==> flow/design.v <==
module TCP (
  output logic ACK_o,
  output logic FIN_o,
  output logic RST_o,
  output logic SYN_o,
  input ACK_i,
  input FIN_i,
  input RST_i,
  input SYN_i,
  input a_opn,
  input clk,
  input cls,
  input p_opn,
  input rst_n,
  input send_data,
  input timo_strb
);
  enum {
    CLOSED_BIT,
    CLOSE_WAIT_BIT,
    CLOSING_BIT,
    ESTABLISHED_BIT,
    FIN_WAIT_1_BIT,
    FIN_WAIT_2_BIT,
    LAST_ACK_BIT,
    LISTEN_BIT,
    SYN_RCVD_BIT,
    SYN_SENT_BIT,
    TIME_WAIT_BIT
  } index;
  enum logic [10:0] {
    CLOSED      = 11'b1<<CLOSED_BIT,
    CLOSE_WAIT  = 11'b1<<CLOSE_WAIT_BIT,
    CLOSING     = 11'b1<<CLOSING_BIT,
    ESTABLISHED = 11'b1<<ESTABLISHED_BIT,
    FIN_WAIT_1  = 11'b1<<FIN_WAIT_1_BIT,
    FIN_WAIT_2  = 11'b1<<FIN_WAIT_2_BIT,
    LAST_ACK    = 11'b1<<LAST_ACK_BIT,
    LISTEN      = 11'b1<<LISTEN_BIT,
    SYN_RCVD    = 11'b1<<SYN_RCVD_BIT,
    SYN_SENT    = 11'b1<<SYN_SENT_BIT,
    TIME_WAIT   = 11'b1<<TIME_WAIT_BIT,
    XXX = 'x
  } state, nextstate;
  always_comb begin
    nextstate = XXX;  
    ACK_o = 0;  
    FIN_o = 0;  
    RST_o = 0;  
    SYN_o = 0;  
    unique case (1'b1)
      state[CLOSED_BIT] : begin
        if              (a_opn) begin
                                                       nextstate = SYN_SENT;
                                                       SYN_o = 1;
        end
        else if                (p_opn)                 nextstate = LISTEN;
        else                                           nextstate = CLOSED;
      end
      state[CLOSE_WAIT_BIT]: begin
        if                     (cls) begin
                                                       nextstate = LAST_ACK;
                                                       FIN_o = 1;
        end
      end
      state[CLOSING_BIT]: if   (ACK_i)                 nextstate = TIME_WAIT;
      state[ESTABLISHED_BIT]: begin
        unique if              (cls) begin
                                                       nextstate = FIN_WAIT_1;
                                                       FIN_o = 1;
        end
        else if                (FIN_i) begin
                                                       nextstate = CLOSE_WAIT;
                                                       ACK_o = 1;
        end
        else if                (RST_i)                 nextstate = LISTEN;
        else if                (ACK_i)                 nextstate = ESTABLISHED;
      end
      state[FIN_WAIT_1_BIT]: begin
        if                     (FIN_i && ACK_i) begin
                                                       nextstate = TIME_WAIT;
                                                       ACK_o = 1;
        end
        else if                (FIN_i) begin
                                                       nextstate = CLOSING;
                                                       ACK_o = 1;
        end
        else if                (ACK_i)                 nextstate = FIN_WAIT_2;
      end
      state[FIN_WAIT_2_BIT]: begin
        if                     (FIN_i) begin
                                                       nextstate = TIME_WAIT;
                                                       ACK_o = 1;
        end
      end
      state[LAST_ACK_BIT]: if  (ACK_i || timo_strb)    nextstate = CLOSED;
      state[LISTEN_BIT] : begin
        unique if              (cls)                   nextstate = CLOSED;
        else if                (send_data) begin
                                                       nextstate = SYN_SENT;
                                                       SYN_o = 1;
        end
        else if                (SYN_i) begin
                                                       nextstate = SYN_RCVD;
                                                       SYN_o = 1;
                                                       ACK_o = 1;
        end
      end
      state[SYN_RCVD_BIT]: begin
        unique if              (cls) begin
                                                       nextstate = FIN_WAIT_1;
                                                       FIN_o = 1;
        end
        else if                (timo_strb) begin
                                                       nextstate = CLOSED;
                                                       RST_o = 1;
        end
        else if                (ACK_i)                 nextstate = ESTABLISHED;
        else if                (RST_i)                 nextstate = LISTEN;
      end
      state[SYN_SENT_BIT]: begin
        if                     (cls || timo_strb)      nextstate = CLOSED;
        else if                (SYN_i && ACK_i) begin
                                                       nextstate = ESTABLISHED;
                                                       ACK_o = 1;
        end
        else if                (SYN_i) begin
                                                       nextstate = SYN_RCVD;
                                                       ACK_o = 1;
                                                       SYN_o = 1;
        end
      end
      state[TIME_WAIT_BIT]: if (timo_strb)             nextstate = CLOSED;
    endcase
  end
  always_ff @(posedge clk or negedge rst_n) begin
    if (!rst_n)
      state <= CLOSED;
    else
      state <= nextstate;
  end
endmodule
## Reports on TCP

The steps from the RTL of TCP to its reports follow in flow order.
Lines are those of the file above, counted from 1.
Library cell names are shortened.
The mark n/a stands for no value.

- Top: TCP
- Clock port: clk
- Library: sky130hd
- Timing corner: tt_025C_1v80

## Word level

Source: Yosys, flattened and elaborated, memories not mapped. Widths are those after wreduce; folded enables and synchronous resets count as part of the registers. Registers that Yosys merges into a memory's read port (data or address) are not register bits. Print and check cells do not count. Equal cells are merged and count once.

- Muxes and demuxes: 36
- Reduce/logical cells: 13

Operators by type and width:

| kind | count |
|---|---|
| case mux 11 bit (select 11 bit) | 1 |
| 2-to-1 mux 11 bit | 11 |
| case mux 11 bit (select 4 bit) | 2 |
| case mux 11 bit (select 3 bit) | 1 |
| OR reduction 8 bit | 2 |
| case mux 1 bit (select 2 bit) | 7 |
| OR reduction 10 bit | 1 |
| 2-to-1 mux 10 bit | 1 |
| OR reduction 3 bit | 3 |
| 2-to-1 mux 1 bit | 9 |
| 2-to-1 mux 8 bit | 1 |
| case mux 1 bit (select 4 bit) | 2 |
| OR reduction 6 bit | 1 |
| case mux 1 bit (select 6 bit) | 1 |
| OR reduction 2 bit | 2 |
| logical AND 1 bit | 2 |
| logical OR 1 bit | 2 |

- Register bits: 11
- Bits of input ports: 11
- Cells after elaboration: 50
- Output and inout port bits: 4

## Longest topological paths

Depth = most cells in a row (Yosys ltp): at word level without a register or memory, in the mapped netlist without a sequential cell, where the memories' decode and read muxes count.

- Depth after elaboration: 4
- ABC_AREA: 0
- Mapped depth: 3
- Depth with buffers taken out: 3

## Netlist

The flow's flattened synthesis, as Yosys stat reports it; memories are mapped. The netlist is that of the ABC_AREA named above (0 if unset); the other value can give another one.
The area totals of this step are shown rounded.

- Buffer cells: 1
- Chip area (Yosys): 559.3 um^2
- Standard cells after synthesis: 53
- Flip-flops: 11

Cells by type:

| type | count |
|---|---|
| dfrtp_1 | 10 |
| dfstp_2 | 1 |
| a211oi_1 | 3 |
| nand2_1 | 6 |
| nor4_4 | 1 |
| o21ai_0 | 4 |
| nand4b_1 | 2 |
| nor2_1 | 4 |
| nand2b_1 | 2 |
| nor2b_1 | 2 |
| o31ai_2 | 1 |
| mux2_1 | 1 |
| nand4bb_1 | 1 |
| a311o_1 | 1 |
| a41o_1 | 1 |
| nor3_2 | 1 |
| o21ai_1 | 2 |
| and4_1 | 1 |

Not listed: further types 9, cells in them 9.

## Timing after synthesis

Path of least setup slack by OpenSTA after synthesis, without wires, with an ideal clock, recovery checks aside; 20% of the period is set as input and as output delay. Where synthesis merged equal registers, the netlist keeps one of their names.

- Path type: register -> output
- From: reg state[6]
- To: out SYN_o
- Arrival: 1.176 ns
- Required time: 1.528 ns
- Output delay: 0.382 ns
- Setup slack: 0.352 ns
- Launch time at the first pin: 0.000 ns
- Path delay: 1.176 ns
- Stages: 4
- Clock period: 1.91 ns
- Period reached after synthesis: 1.558 ns

"path delay" = arrival - input delay + setup time.
At an output port there is no setup time.
"stages" counts driving pins, that of a launching flip-flop among them; a cell with two outputs on the path counts twice.
"period reached after synthesis" is the clock period less the worst setup slack; recovery checks do not enter. This is arithmetic on one report: input and output delays are still those of the set period (20% each).
The rows between start and end are the longest chain of elaborated cells between them; the timing report does not say that the signal goes this way. Where chains are equally long, one stands for them.
A line is the first line of the expression or statement that the cell stems from. Yosys adds cells for indexed reads and writes and turns some case tables into memories.

- Path through: dfrtp_1 nor4_4 nand4b_1 o221ai_1
- Length of the longest elaborated chain: 2
- Elaborated cells on any way between the ends: 2
- Those cells by class: mux: 1; reduce/logical: 1

Ends and longest elaborated chain, post-synthesis:

| what | line | text |
|---|---|---|
| from (decl) | 44 | `} state, nextstate;` |
| from (assign) | 138 | `state <= CLOSED;` |
| from (assign) | 140 | `state <= nextstate;` |
| OR reduction 8 bit | n/a |  |
| case mux 1 bit (select 4 bit) | 51 | `unique case (1'b1)` |
| to (decl) | 5 | `output logic SYN_o,` |

## Path in the finished layout

From the final timing report of record 1: the path of least setup slack in the routed layout; clock arrival at registers is part of the times.

- Path type: register -> output
- From: reg state[7]
- To: out ACK_o
- Clock period: 1.44 ns
- Output delay: 0.29 ns
- Arrival: 1.77 ns
- Launch time at the first pin: 0.26 ns
- Stages: 6
- Required time: 1.15 ns
- Setup slack: -0.62 ns

The rows between start and end are the longest chain of elaborated cells between them; the timing report does not say that the signal goes this way. Where chains are equally long, one stands for them.

- Path through: dfrtp_1 nor4_4 buf_4 nand4b_1 mux2_4 buf_6
- Length of the longest elaborated chain: 1
- Elaborated cells on any way between the ends: 1
- Those cells by class: mux: 1

Ends and longest elaborated chain, after layout:

| what | line | text |
|---|---|---|
| from (decl) | 44 | `} state, nextstate;` |
| from (assign) | 138 | `state <= CLOSED;` |
| from (assign) | 140 | `state <= nextstate;` |
| case mux 1 bit (select 6 bit) | 51 | `unique case (1'b1)` |
| to (decl) | 2 | `output logic ACK_o,` |

Measured results for TCP: 2 stored runs of the Yosys and OpenROAD flow on sky130hd. The settings differ; the order carries no meaning. The constraints put input and output delay at 20% of the set period each and load the outputs with 0.01 pF.
By "achieved clock period" is meant the clock period of the run minus its worst setup slack. This is arithmetic on one report: input and output delays are still those of the set period (20% each).
"worst path time" means the part of the period allowed to the worst setup path (the constraints hold back 20% at inputs and 20% at outputs) less its slack; where the path has registers, the arrival times of their clocks count too.
"total power after layout" rests on the timing tool's default activity at the inputs, not on a simulated workload.
Results are given in rounded form.

### Record 1

Settings: `period_ns=1.44`, `CORE_UTILIZATION=35`, `PLACE_DENSITY=0.87`, `CELL_PAD_IN_SITES_GLOBAL_PLACEMENT=3`, `CELL_PAD_IN_SITES_DETAIL_PLACEMENT=1`, `ABC_AREA=0`, `CAP_MARGIN=5`, `SLEW_MARGIN=30`, `MIN_ROUTING_LAYER=met1`, `MAX_ROUTING_LAYER=met4`, `CORE_MARGIN=2`

- Total negative slack: -1.988 ns
- Netlist area reported by Yosys: 559.3 um^2
- Total power after layout: 1459 µW
- Achieved clock period: 2.061 ns
- Post-layout utilization: 65.1%
- Standard-cell area after routing: 980.9 um^2
- Die outline area: 1934 um^2
- Worst setup slack after layout: -0.621 ns
- Worst path time: 1.77 ns
- Class of the worst setup path: register -> output

### Record 2

Settings: `period_ns=1.12`, `CORE_UTILIZATION=19`, `PLACE_DENSITY_LB_ADDON=0.11`, `CORE_MARGIN=7`, `CELL_PAD_IN_SITES_GLOBAL_PLACEMENT=3`, `CELL_PAD_IN_SITES_DETAIL_PLACEMENT=0`, `GPL_TIMING_DRIVEN=0`, `MIN_ROUTING_LAYER=met2`, `MAX_ROUTING_LAYER=met4`, `CAP_MARGIN=20`, `SLEW_MARGIN=20`

- Netlist area reported by Yosys: 559.3 um^2
- Total negative slack: -3.405 ns
- Worst setup slack after layout: -0.712 ns
- Total power after layout: 1605 µW
- Achieved clock period: 1.832 ns
- Standard-cell area after routing: 812.0 um^2
- Worst path time: 1.61 ns
- Class of the worst setup path: register -> output
- Die outline area: 4659 um^2
- Post-layout utilization: 29.2%
